==> flow/design.v <==
module index1
(
    input wire clk,
    input wire rst_n,
    input wire [2:0] LCDI_state,
    input wire [8-1:0] data0_in,
    input wire [8-1:0] data1_in,
    input wire [8-1:0] data2_in,
    output reg [8-1:0] data0_out,
    output reg [8-1:0] data1_out,
    output reg [8-1:0] data2_out,
    output reg [6:0] index
);
reg [3:0] G0;
reg [3:0] G1;
always @(posedge clk or negedge rst_n) begin
    if(~rst_n) begin
        data0_out<=8'b0;
        data1_out<=8'b0;
        data2_out<=8'b0;
    end
    else begin
        if(LCDI_state==3'd6) begin
            data0_out<=data0_in;
            data1_out<=data1_in;
            data2_out<=data2_in;
        end
    end
end
always @(posedge clk or negedge rst_n) begin
    if(~rst_n) begin
        G0<=4'b0;
        G1<=4'b0;
    end 
    else begin
        G0<=classify(data0_in-data1_in);
        G1<=classify(data2_in-data1_in);
    end
end
always @(posedge clk or negedge rst_n) begin
    if(~rst_n) begin
        index<=7'b0;
    end
    else begin
        if(LCDI_state==3'd6) begin
            index<=G0+G1*9; 
        end
    end
end
function [3:0] classify 
(
input [8:0] G
);
    casex(G)
    9'b01??????? : begin classify=4'd0;end    
    9'b001?????? : begin classify=4'd0;end    
    9'b00011???? : begin classify=4'd0;end    
    9'b00010???? : begin classify=4'd1;end    
    9'b00001???? : begin classify=4'd2;end    
    9'b0000001?? : begin classify=4'd3;end    
    9'b0000000?? : begin classify=4'd4;end    
    9'b1111111?? : begin classify=4'd4;end    
    9'b11111???? : begin classify=4'd5;end    
    9'b1111????? : begin classify=4'd6;end    
    9'b11101???? : begin classify=4'd7;end    
    9'b111?????? : begin classify=4'd8;end    
    9'b11??????? : begin classify=4'd8;end    
    9'b1???????? : begin classify=4'd8;end    
    endcase
endfunction
endmodule
# Tool chain data of index1
# The steps from the RTL of index1 to its reports follow in flow order.
# Lines are those of the file above, counted from 1.
# Library cell names are shortened.
# A cell with - has no value.
dict set report setup {
  top {index1}
  clock_port {clk}
  library {sky130hd}
  pvt_corner {tt_025C_1v80}
}

# Word level
# Counts by Yosys on the flattened word-level netlist (proc, flatten, opt, wreduce; memories kept). Register bits leave out memories and registers merged into their read ports (data or address); mux counts leave out enables and synchronous resets folded into registers. Print and check cells are left out. Cells with the same type and inputs are merged into one.
dict set report bits {
  reg_bits 39
  in_bits 29
  output_inout_bits 31
  wordCells 53
}
dict set report op_classes {
  n_addsub 3
  n_mul 1
  equal 25
  muxes 12
  reduce_and_logical 6
}
# operator n
set op_table {}
lappend op_table {{case mux 4 bit (select 5 bit)} 2}
lappend op_table {{2-to-1 mux 4 bit} 8}
lappend op_table {{multiplier 4 x 4 -> 7 bit with constant B} 1}
lappend op_table {{equality test 5 x 2 -> 1 bit with constant B} 4}
lappend op_table {{equality test 5 bit with constant B} 4}
lappend op_table {{subtractor 8 x 8 -> 9 bit} 2}
lappend op_table {{case mux 4 bit (select 2 bit)} 2}
lappend op_table {{equality test 7 x 1 -> 1 bit with constant B} 2}
lappend op_table {{equality test 7 bit with constant B} 2}
lappend op_table {{logical NOT 7 bit} 2}
lappend op_table {{equality test 5 x 1 -> 1 bit with constant B} 2}
lappend op_table {{equality test 3 bit with constant B} 3}
lappend op_table {{equality test 4 bit with constant B} 2}
lappend op_table {{adder 4 x 7 -> 7 bit} 1}
lappend op_table {{equality test 3 x 1 -> 1 bit with constant B} 2}
lappend op_table {{OR reduction 3 bit} 2}
lappend op_table {{equality test 2 x 1 -> 1 bit with constant B} 2}
lappend op_table {{equality test 2 bit with constant B} 2}
lappend op_table {{OR reduction 2 bit} 2}

# Depth
# Longest topological path by Yosys (ltp), each cell counted once; first at word level (registers and memories cut), then after technology mapping (sequential cells cut; the memories' decode and read muxes count).
dict set report logic_depth {
  ltp_word 7
  ABC_AREA 0
  depth_mapped 9
}

# Mapped cells and area
# The flow's flattened synthesis, as Yosys stat reports it; memories are mapped. The netlist is that of the ABC_AREA named above (0 if unset); the other value can give another one.
dict set report synth_totals {
  cells 259
  yosys_area_um2 2617.5
  ff_cells 39
  buffers 8
}
# cell_type n
set types {}
lappend types {dfrtp_1 39}
lappend types {ha_1 25}
lappend types {mux2_2 20}
lappend types {xnor2_1 11}
lappend types {o21ai_0 19}
lappend types {inv_1 16}
lappend types {nand2_1 15}
lappend types {a21oi_1 11}
lappend types {a21o_1 6}
lappend types {nor2_1 12}
lappend types {xor2_1 5}
lappend types {and2_1 6}
lappend types {clkbuf_1 8}
lappend types {mux2i_1 3}
lappend types {a211o_1 3}
lappend types {o2111ai_1 3}
lappend types {a2111o_1 2}
lappend types {a211oi_1 3}
# Other cell types: 35; their cells: 52.

# Worst setup path after synthesis
# OpenSTA on the mapped netlist: ideal clock, no wires. The path of least setup slack (recovery checks aside). Input and output delay are each 20% of the period. Register names are those of the netlist, which keeps one name where synthesis merged equal registers.
dict set report synth_timing {
  path_kind {input -> register}
  startpoint {in data1_in[5]}
  endpoint {reg G1[3]}
  tclk_ps 4270
  input_delay_ps 854
  setup_ps 130
  launch_ps 854
  t_arrival_ps 2729
  t_required_ps 4140
  setup_slack_ps 1411
  delay_ps 2005
  stages 8
  n_path_buf 0
  period_less_setup_slack_ps 2859
}
# "delay_ps" is the arrival time less input delay plus setup time.
# "stages" counts driving pins, that of a launching flip-flop among them; a cell with two outputs on the path counts twice.
# "period_less_setup_slack_ps" is the clock period less the worst setup slack; recovery checks do not enter. This is arithmetic on one report: input and output delays are still those of the set period (20% each).
# Between the ends stands the longest chain of elaborated cells between them, by number of cells; it is not shown to be the way that was timed. Of several equally long chains one is given.
# A line is the first line of the expression or statement that the cell stems from. Yosys adds cells for indexed reads and writes and turns some case tables into memories.
dict set report synth_via {
  path_cell_list {inv_1 ha_1 or3b_2 a2111oi_0 a211o_2 or3_4 maj3_4 o22ai_2}
  elab_chain_cells 7
  cells_between 22
  lines_between 2
  classes_between {add/sub: 1; eq/ne: 12; mux: 6; reduce/logical: 3}
}
# item line_no
set synth_lines {}
lappend synth_lines {{from (decl)} 7} ;# input wire [8-1:0] data1_in,
lappend synth_lines {{subtractor 8 x 8 -> 9 bit} 37} ;# G1<=classify(data2_in-data1_in);
lappend synth_lines {{2-to-1 mux 4 bit x3} 54} ;# casex(G)
lappend synth_lines {{case mux 4 bit (select 2 bit)} 54}
lappend synth_lines {{2-to-1 mux 4 bit} 54}
lappend synth_lines {{case mux 4 bit (select 5 bit)} 54}
lappend synth_lines {{to (assign)} 33} ;# G1<=4'b0;
lappend synth_lines {{to (assign)} 37}
lappend synth_lines {{to (decl)} 15} ;# reg [3:0] G1;

# Worst path after layout
# Path of least setup slack in the final report of flow run A (OpenROAD, finished layout, wires in). Where an end is a register, its clock arrival counts in the times.
# The path's times are printed in steps of 10 ps; the period is the one set.
dict set report layout_timing {
  path_kind {input -> register}
  startpoint {in data1_in[5]}
  endpoint {reg G1[3]}
  tclk_ps 1700
  input_delay_ps 340
  setup_ps 70
  launch_ps 340
  t_arrival_ps 2260
  t_required_ps 1910
  setup_slack_ps -340
  stages 9
  n_path_buf 1
}
# Between the ends stands the longest chain of elaborated cells between them, by number of cells; it is not shown to be the way that was timed. Of several equally long chains one is given.
dict set report layout_via {
  path_cell_list {buf_8 inv_8 ha_4 or3b_4 o2111ai_2 a211o_2 or3_4 maj3_4 o22ai_2}
  elab_chain_cells 7
  cells_between 22
  lines_between 2
  classes_between {add/sub: 1; eq/ne: 12; mux: 6; reduce/logical: 3}
}
# item line_no
set layout_lines {}
lappend layout_lines {{from (decl)} 7} ;# input wire [8-1:0] data1_in,
lappend layout_lines {{subtractor 8 x 8 -> 9 bit} 37} ;# G1<=classify(data2_in-data1_in);
lappend layout_lines {{2-to-1 mux 4 bit x3} 54} ;# casex(G)
lappend layout_lines {{case mux 4 bit (select 2 bit)} 54}
lappend layout_lines {{2-to-1 mux 4 bit} 54}
lappend layout_lines {{case mux 4 bit (select 5 bit)} 54}
lappend layout_lines {{to (assign)} 33} ;# G1<=4'b0;
lappend layout_lines {{to (assign)} 37}
lappend layout_lines {{to (decl)} 15} ;# reg [3:0] G1;

Wiki page: index1 / flow data

Measured results for index1: 2 stored runs of the Yosys and OpenROAD flow on sky130hd. The settings differ; the order carries no meaning. The constraints put input and output delay at 20% of the set period each and load the outputs with 0.01 pF.

[flow] flow run A: files
==> flow/run.sh <==
#!/bin/bash
# the make line also repeats the synthesis and layout settings of config.mk as NAME=value (left out here)
make -C /OpenROAD-flow-scripts/flow DESIGN_CONFIG=/design/flow/config.mk WORK_HOME=/design/flow/orfs CLKGATE_MAP_FILE= finish
==> flow/config.mk <==
export PLATFORM = sky130hd
export DESIGN_NAME = index1
export DESIGN_NICKNAME = index1
export VERILOG_FILES = /design/flow/design.v
export SDC_FILE = /design/flow/constraint.sdc
export NUM_CORES = 4
export LEC_CHECK = 0
export CAP_MARGIN = 20
export CORE_ASPECT_RATIO = 0.84
export CORE_MARGIN = 2
export CORE_UTILIZATION = 17
export CTS_CLUSTER_DIAMETER = 269
export HOLD_SLACK_MARGIN = 0.12
export MAX_ROUTING_LAYER = met5
export MIN_ROUTING_LAYER = met2
export SETUP_SLACK_MARGIN = 0.06
export SLEW_MARGIN = 35
export TNS_END_PERCENT = 75
==> flow/constraint.sdc <==
create_clock -name core_clock -period 1.7 [get_ports {clk}]
set_input_delay 0.3400 -clock core_clock [delete_from_list [all_inputs] [get_ports {clk}]]
set_output_delay 0.3400 -clock core_clock [all_outputs]
set_load 0.01 [all_outputs]

[flow] flow run A: metrics
[metrics] worst_hold_slack_ps = 318
[metrics] yosys.chip_area_um2 = 2617.5
[metrics] post_route_stdcell_area_um2 = 4845.9
[metrics] final_setup_ws_ps = -344
[metrics] design_die_area_um2 = 16409.1

[flow] flow run B: files
==> flow/run.sh <==
#!/bin/bash
# the make line also repeats the synthesis and layout settings of config.mk as NAME=value (left out here)
make -C /OpenROAD-flow-scripts/flow DESIGN_CONFIG=/design/flow/config.mk WORK_HOME=/design/flow/orfs CLKGATE_MAP_FILE= finish
==> flow/config.mk <==
export PLATFORM = sky130hd
export DESIGN_NAME = index1
export DESIGN_NICKNAME = index1
export VERILOG_FILES = /design/flow/design.v
export SDC_FILE = /design/flow/constraint.sdc
export NUM_CORES = 4
export LEC_CHECK = 0
export CAP_MARGIN = 20
export CELL_PAD_IN_SITES_DETAIL_PLACEMENT = 2
export CORE_ASPECT_RATIO = 1.05
export CORE_MARGIN = 2
export CORE_UTILIZATION = 28
export HOLD_SLACK_MARGIN = 0.27
export MIN_ROUTING_LAYER = met2
export PLACE_DENSITY_LB_ADDON = 0.18
export SETUP_SLACK_MARGIN = -0.14
export SLEW_MARGIN = 5
==> flow/constraint.sdc <==
create_clock -name core_clock -period 1.5 [get_ports {clk}]
set_input_delay 0.3000 -clock core_clock [delete_from_list [all_inputs] [get_ports {clk}]]
set_output_delay 0.3000 -clock core_clock [all_outputs]
set_load 0.01 [all_outputs]

[flow] flow run B: metrics
[metrics] worst_hold_slack_ps = 289
[metrics] yosys.chip_area_um2 = 2617.5
[metrics] post_route_stdcell_area_um2 = 5016.1
[metrics] final_setup_ws_ps = -551
[metrics] design_die_area_um2 = 10137.9
