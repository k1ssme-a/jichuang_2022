==> flow/design.v <==
module LCDI_queue
(
    input wire clk,
    input wire rst_n,
    input wire [2:0] LCDI_state,
    input wire write_enable,
    input wire [8-1:0] data0_in,
    input wire [8-1:0] data1_in,
    input wire [8-1:0] data2_in,
    input wire [8-1:0] data3_in,
    output reg [8-1:0] index_data0_out,
    output reg [8-1:0] index_data1_out,
    output reg [8-1:0] index_data2_out,
    output reg [8-1:0] inter_data0_out,
    output reg [8-1:0] inter_data1_out,
    output reg [8-1:0] inter_data2_out
);
reg [1:0] col_index;
reg [8-1:0] tmp_data0_out;
reg [8-1:0] tmp_data1_out;
reg [8-1:0] tmp_data2_out;
reg [8-1:0] tmp_data3_out;
reg [8-1:0] tmp_data0_0, tmp_data0_1, tmp_data0_2, tmp_data0_3;
reg [8-1:0] tmp_data1_0, tmp_data1_1, tmp_data1_2, tmp_data1_3;
reg [8-1:0] tmp_data2_0, tmp_data2_1, tmp_data2_2, tmp_data2_3;
reg [8-1:0] tmp_data3_0, tmp_data3_1, tmp_data3_2, tmp_data3_3;
always @(posedge clk or negedge rst_n) begin
    if(~rst_n) begin
        col_index<=2'd0;
    end
    else begin
        if(write_enable) begin
            col_index<=col_index+2'd1;
        end
    end
end
always @(posedge clk or negedge rst_n) begin
    if(~rst_n) begin
        tmp_data0_0<=8'b0;tmp_data0_1<=8'b0;tmp_data0_2<=8'b0;tmp_data0_3<=8'b0;
        tmp_data1_0<=8'b0;tmp_data1_1<=8'b0;tmp_data1_2<=8'b0;tmp_data1_3<=8'b0;
        tmp_data2_0<=8'b0;tmp_data2_1<=8'b0;tmp_data2_2<=8'b0;tmp_data2_3<=8'b0;
        tmp_data3_0<=8'b0;tmp_data3_1<=8'b0;tmp_data3_2<=8'b0;tmp_data3_3<=8'b0;
    end
    else begin
        if(write_enable) begin
            case(col_index) 
            2'd0:begin
                tmp_data0_0<=data0_in;
                tmp_data1_0<=data1_in;
                tmp_data2_0<=data2_in;
                tmp_data3_0<=data3_in;
            end
            2'd1:begin
                tmp_data0_1<=data0_in;
                tmp_data1_1<=data1_in;
                tmp_data2_1<=data2_in;
                tmp_data3_1<=data3_in;
            end
            2'd2:begin
                tmp_data0_2<=data0_in;
                tmp_data1_2<=data1_in;
                tmp_data2_2<=data2_in;
                tmp_data3_2<=data3_in;
            end
            2'd3:begin
                tmp_data0_3<=data0_in;
                tmp_data1_3<=data1_in;
                tmp_data2_3<=data2_in;
                tmp_data3_3<=data3_in;
            end
            endcase
        end
    end
end
always @(*) begin
    case(LCDI_state)
    3'd1:begin
        tmp_data0_out=tmp_data0_0;
        tmp_data1_out=tmp_data0_1;
        tmp_data2_out=tmp_data0_2;
        tmp_data3_out=tmp_data0_3;
    end
    3'd2:begin
        tmp_data0_out=tmp_data1_0;
        tmp_data1_out=tmp_data1_1;
        tmp_data2_out=tmp_data1_2;
        tmp_data3_out=tmp_data1_3;
    end
    3'd3:begin
        tmp_data0_out=tmp_data2_0;
        tmp_data1_out=tmp_data2_1;
        tmp_data2_out=tmp_data2_2;
        tmp_data3_out=tmp_data2_3;
    end
    3'd4:begin
        tmp_data0_out=tmp_data3_0;
        tmp_data1_out=tmp_data3_1;
        tmp_data2_out=tmp_data3_2;
        tmp_data3_out=tmp_data3_3;
    end
    default:begin
        tmp_data0_out=8'b0;
        tmp_data1_out=8'b0;
        tmp_data2_out=8'b0;
        tmp_data3_out=8'b0;
    end
    endcase
end
always @(posedge clk or negedge rst_n) begin
    if(~rst_n) begin
        index_data0_out<=8'b0;
        index_data1_out<=8'b0;
        index_data2_out<=8'b0;
    end
    else begin
        case(col_index)
        2'd0:begin
            index_data0_out<=tmp_data1_out;
            index_data1_out<=tmp_data2_out;
            index_data2_out<=tmp_data3_out;
        end
        2'd1:begin
            index_data0_out<=tmp_data2_out;
            index_data1_out<=tmp_data3_out;
            index_data2_out<=tmp_data0_out;
        end
        2'd2:begin
            index_data0_out<=tmp_data3_out;
            index_data1_out<=tmp_data0_out;
            index_data2_out<=tmp_data1_out;
        end
        2'd3:begin
            index_data0_out<=tmp_data0_out;
            index_data1_out<=tmp_data1_out;
            index_data2_out<=tmp_data2_out;
        end
        endcase
    end
end
always @(posedge clk or negedge rst_n) begin
    if(~rst_n) begin
        inter_data0_out<=8'b0;
        inter_data1_out<=8'b0;
        inter_data2_out<=8'b0;
    end
    else begin
        case(col_index)
        2'd0:begin
            inter_data0_out<=tmp_data0_out;
            inter_data1_out<=tmp_data1_out;
            inter_data2_out<=tmp_data2_out;
        end
        2'd1:begin
            inter_data0_out<=tmp_data1_out;
            inter_data1_out<=tmp_data2_out;
            inter_data2_out<=tmp_data3_out;
        end
        2'd2:begin
            inter_data0_out<=tmp_data2_out;
            inter_data1_out<=tmp_data3_out;
            inter_data2_out<=tmp_data0_out;
        end
        2'd3:begin
            inter_data0_out<=tmp_data3_out;
            inter_data1_out<=tmp_data0_out;
            inter_data2_out<=tmp_data1_out;
        end
        endcase
    end
end
endmodule
== Step by step through the tools: LCDI_queue ==
The steps from the RTL of LCDI_queue to its reports follow in flow order.
Line numbers count from 1 in the design file above.
Operators carry their Yosys type and port widths (W data, S select, Z words).
Library cell names are shortened.
The mark - stands for no value.

* Top: LCDI_queue
* Clock port: clk
* Standard-cell library: sky130hd
* Library corner: tt_025C_1v80

== After elaboration ==
Counts by Yosys on the flattened word-level netlist (proc, flatten, opt, wreduce; memories kept). Register bits leave out memories and registers merged into their read ports (data or address); mux counts leave out enables and synchronous resets folded into registers. Print and check cells are left out. Cells with the same type and inputs are merged into one.

* Add/sub/neg operators: 1
* $mul: 0
* Divide/modulo/power cells: 0
* $lt $le $gt $ge: 0
* Equal/unequal tests: 7
* Shift-type cells: 0
* Mux-type cells: 8
* Bitwise gates (word level): 0
* Reductions and logical operators: 5

{| class="wikitable"
|+ Operator list
! operator !! count
|-
| $pmux W8 S4 || 8
|-
| $reduce_and A2 Y1 || 4
|-
| $eq A3 B2 Y1 const B || 2
|-
| $eq A2 B2 Y1 const B || 2
|-
| $eq A3 B1 Y1 const B || 1
|-
| $eq A3 B3 Y1 const B || 1
|-
| $add A2 B1 Y2 const B || 1
|-
| $eq A2 B1 Y1 const B || 1
|-
| $logic_not A2 Y1 || 1
|}

* Register bits after elaboration: 162
* Latch bits: 0
* Bits in writable memories: 0
* Bits in read-only memories: 0
* Clocked read ports x word width: 0
* Memories: 0
* Input bits: 38
* Word-level cells: 42

== Logic depth ==
Longest topological path by Yosys (ltp), each cell counted once; first at word level (registers and memories cut), then after technology mapping (sequential cells cut; the memories' decode and read muxes count).

* Depth in word-level cells: 3
* ABC_AREA: 0
* Mapped depth: 6
* Mapped depth without buffers: 5

== Netlist ==
Source: synth_stat.txt of the flow (Yosys; design flattened, memories mapped). It holds for the ABC_AREA given above (unset counts as 0); a run with the other value may have another netlist.

* Mapped cells: 661
* Synthesis area: 8144.1 µm²
* Sequential area: 4053.9 µm²
* Flip-flop cells: 162
* Buffers: 64

{| class="wikitable"
|+ Cells by type
! cell type !! count !! total area (µm²)
|-
| dfrtp_1 || 162 || 4.05E+03
|-
| mux2_1 || 110 || 1.24E+03
|-
| o32ai_2 || 30 || 487.968
|-
| o21ai_1 || 72 || 360.346
|-
| a41oi_1 || 32 || 280.269
|-
| nand2b_1 || 33 || 206.448
|-
| mux2_2 || 18 || 202.694
|-
| a22o_4 || 10 || 175.168
|-
| nor3_1 || 32 || 160.154
|-
| buf_4 || 20 || 150.144
|-
| a22o_1 || 16 || 140.134
|-
| inv_1 || 34 || 127.622
|-
| o21ai_0 || 25 || 125.12
|-
| buf_2 || 21 || 105.101
|-
| clkbuf_1 || 18 || 67.565
|-
| ha_1 || 5 || 62.56
|-
| a22o_2 || 6 || 60.058
|-
| buf_6 || 5 || 56.304
|}

Not listed: further types 7, cells in them 12.

== Worst setup path after synthesis ==
Source: OpenSTA report_checks on the synthesized netlist (no wires, ideal clock, input and output delay 20% of the period each), path of least setup slack; recovery checks are left aside. Register names are those of the netlist, which keeps one name where synthesis merged equal registers.

* Path type: reg-to-reg
* From: register col_index[0]
* To: register tmp_data2_2[0]
* Clock period: 1.47 ns
* Setup time: 0.125 ns
* Arrival time: 1.397 ns
* Data required time: 1.345 ns
* Slack: -0.051 ns
* Delay of the path: 1.522 ns
* Stages: 6
* Period reached after synthesis: 1.521 ns

"delay of the path" is the arrival time less input delay plus setup time.
"stages" counts driving pins, that of a launching flip-flop among them; a cell with two outputs on the path counts twice.
"period reached after synthesis" = period - worst setup slack (recovery checks aside). The figure is calculated, with input and output delays left at 20% of the set period.
The rows between start and end are the longest chain of elaborated cells between them; the timing report does not say that the signal goes this way. Where chains are equally long, one stands for them.
Each line given opens the expression or statement behind the cell; cells for indexed reads and writes are added by Yosys, which also makes memories of some case tables.

* Path through: dfrtp_1 -> inv_1 -> ha_1 -> nand2_1 -> buf_2 -> mux2_2
* Cells in the longest elaborated chain: 2
* Elaborated cells between the ends (all ways): 2
* Classes of those cells: eq/ne (1); reduce/logical (1)

{| class="wikitable"
|+ RTL lines, path after synthesis
! item !! RTL line !! RTL
|-
| start, declared || 18 || <nowiki>reg [1:0] col_index;</nowiki>
|-
| start, assigned || 29 || <nowiki>col_index<=2'd0;</nowiki>
|-
| start, assigned || 33 || <nowiki>col_index<=col_index+2'd1;</nowiki>
|-
| $eq A2 B2 Y1 || 46 || <nowiki>case(col_index)</nowiki>
|-
| $reduce_and A2 Y1 || - ||
|-
| end, assigned || 41 || <nowiki>tmp_data2_0<=8'b0;tmp_data2_1<=8'b0;tmp_data2_2<=8'b0;tmp_data2_3<=8'b0;</nowiki>
|-
| end, assigned || 62 || <nowiki>tmp_data2_2<=data2_in;</nowiki>
|-
| end, declared || 25 || <nowiki>reg [8-1:0] tmp_data2_0, tmp_data2_1, tmp_data2_2, tmp_data2_3;</nowiki>
|}

== Timing after layout ==
From the final timing report of run 1: the path of least setup slack in the routed layout; clock arrival at registers is part of the times.

* Path type: input-to-reg
* From: input port LCDI_state[1]
* To: register index_data0_out[1]
* Clock period: 1.72 ns
* Input delay: 0.34 ns
* Setup time: 0.10 ns
* Arrival time: 2.01 ns
* Data required time: 2.04 ns
* Slack: 0.02 ns
* Stages: 7

The rows between start and end are the longest chain of elaborated cells between them; the timing report does not say that the signal goes this way. Where chains are equally long, one stands for them.
At most two assigning lines are given for a register; there are more.

* Path through: dlygate4sd2_1 -> buf_4 -> nor3b_4 -> bufbuf_16 -> a22o_2 -> o21ai_1 -> a41oi_1
* Cells in the longest elaborated chain: 3
* Elaborated cells between the ends (all ways): 9
* Classes of those cells: eq/ne (4); mux (5)

{| class="wikitable"
|+ RTL lines, path post-layout
! item !! RTL line !! RTL
|-
| start, declared || 5 || <nowiki>input wire [2:0] LCDI_state,</nowiki>
|-
| $eq A3 B3 Y1 || 76 || <nowiki>case(LCDI_state)</nowiki>
|-
| $pmux W8 S4 || 76 ||
|-
| $pmux W8 S4 || 116 || <nowiki>case(col_index)</nowiki>
|-
| end, assigned || 118 || <nowiki>index_data0_out<=tmp_data1_out;</nowiki>
|-
| end, assigned || 123 || <nowiki>index_data0_out<=tmp_data2_out;</nowiki>
|-
| end, declared || 11 || <nowiki>output reg [8-1:0] index_data0_out,</nowiki>
|}

==> results <==
Top module LCDI_queue; platform sky130hd; tools Yosys and OpenROAD; 2 stored runs in no particular order. Input and output delays are each 20% of the period that was set; the output load is 0.01 pF.
"clock period achieved" = clock period - worst setup slack. The figure is calculated, with input and output delays left at 20% of the set period.
"worst path time": the worst setup path's part of the clock period (all of it between registers, 20% less for each end at a port) less its slack. A launch clock that arrives late makes it longer, a capture clock that arrives late makes it shorter.
"total design power" rests on the timing tool's default activity at the inputs, not on a simulated workload.

=== Run 1 ===
{| class="wikitable"
! Setting !! Value
|-
| period_ns || 1.72
|-
| CAP_MARGIN || 20
|-
| CORE_MARGIN || 2
|-
| CORE_UTILIZATION || 40
|-
| SLEW_MARGIN || 20
|-
! Result !! Value
|-
| Synthesis area || 8144.1 µm²
|-
| Die size || 21518.0 µm²
|-
| Worst setup slack after layout || 0.024 ns
|-
| Standard-cell area after routing || 10279.9 µm²
|-
| Total design power || 17494 uW
|-
| Utilization after layout || 51.1 %
|-
| Worst path time || 1.35 ns
|-
| Worst setup path type || input-to-reg
|-
| Clock period achieved || 1.696 ns
|-
| Total negative slack || 0.000 ns
|}

=== Run 2 ===
{| class="wikitable"
! Setting !! Value
|-
| period_ns || 1.0
|-
| CORE_UTILIZATION || 36
|-
| SETUP_SLACK_MARGIN || 0.0
|-
| PLACE_DENSITY_LB_ADDON || 0.0
|-
| CORE_ASPECT_RATIO || 0.57
|-
| CELL_PAD_IN_SITES_DETAIL_PLACEMENT || 2
|-
| TNS_END_PERCENT || 45
|-
| GPL_TIMING_DRIVEN || 1
|-
| CAP_MARGIN || 35
|-
| MIN_ROUTING_LAYER || met2
|-
| CORE_MARGIN || 2
|-
| SLEW_MARGIN || 20
|-
! Result !! Value
|-
| Synthesis area || 8144.1 µm²
|-
| Die size || 23889.5 µm²
|-
| Worst setup slack after layout || -0.593 ns
|-
| Standard-cell area after routing || 11553.6 µm²
|-
| Total design power || 35519 uW
|-
| Utilization after layout || 52.1 %
|-
| Worst path time || 1.59 ns
|-
| Worst setup path type || reg-to-reg
|-
| Clock period achieved || 1.593 ns
|-
| Total negative slack || -87.844 ns
|}
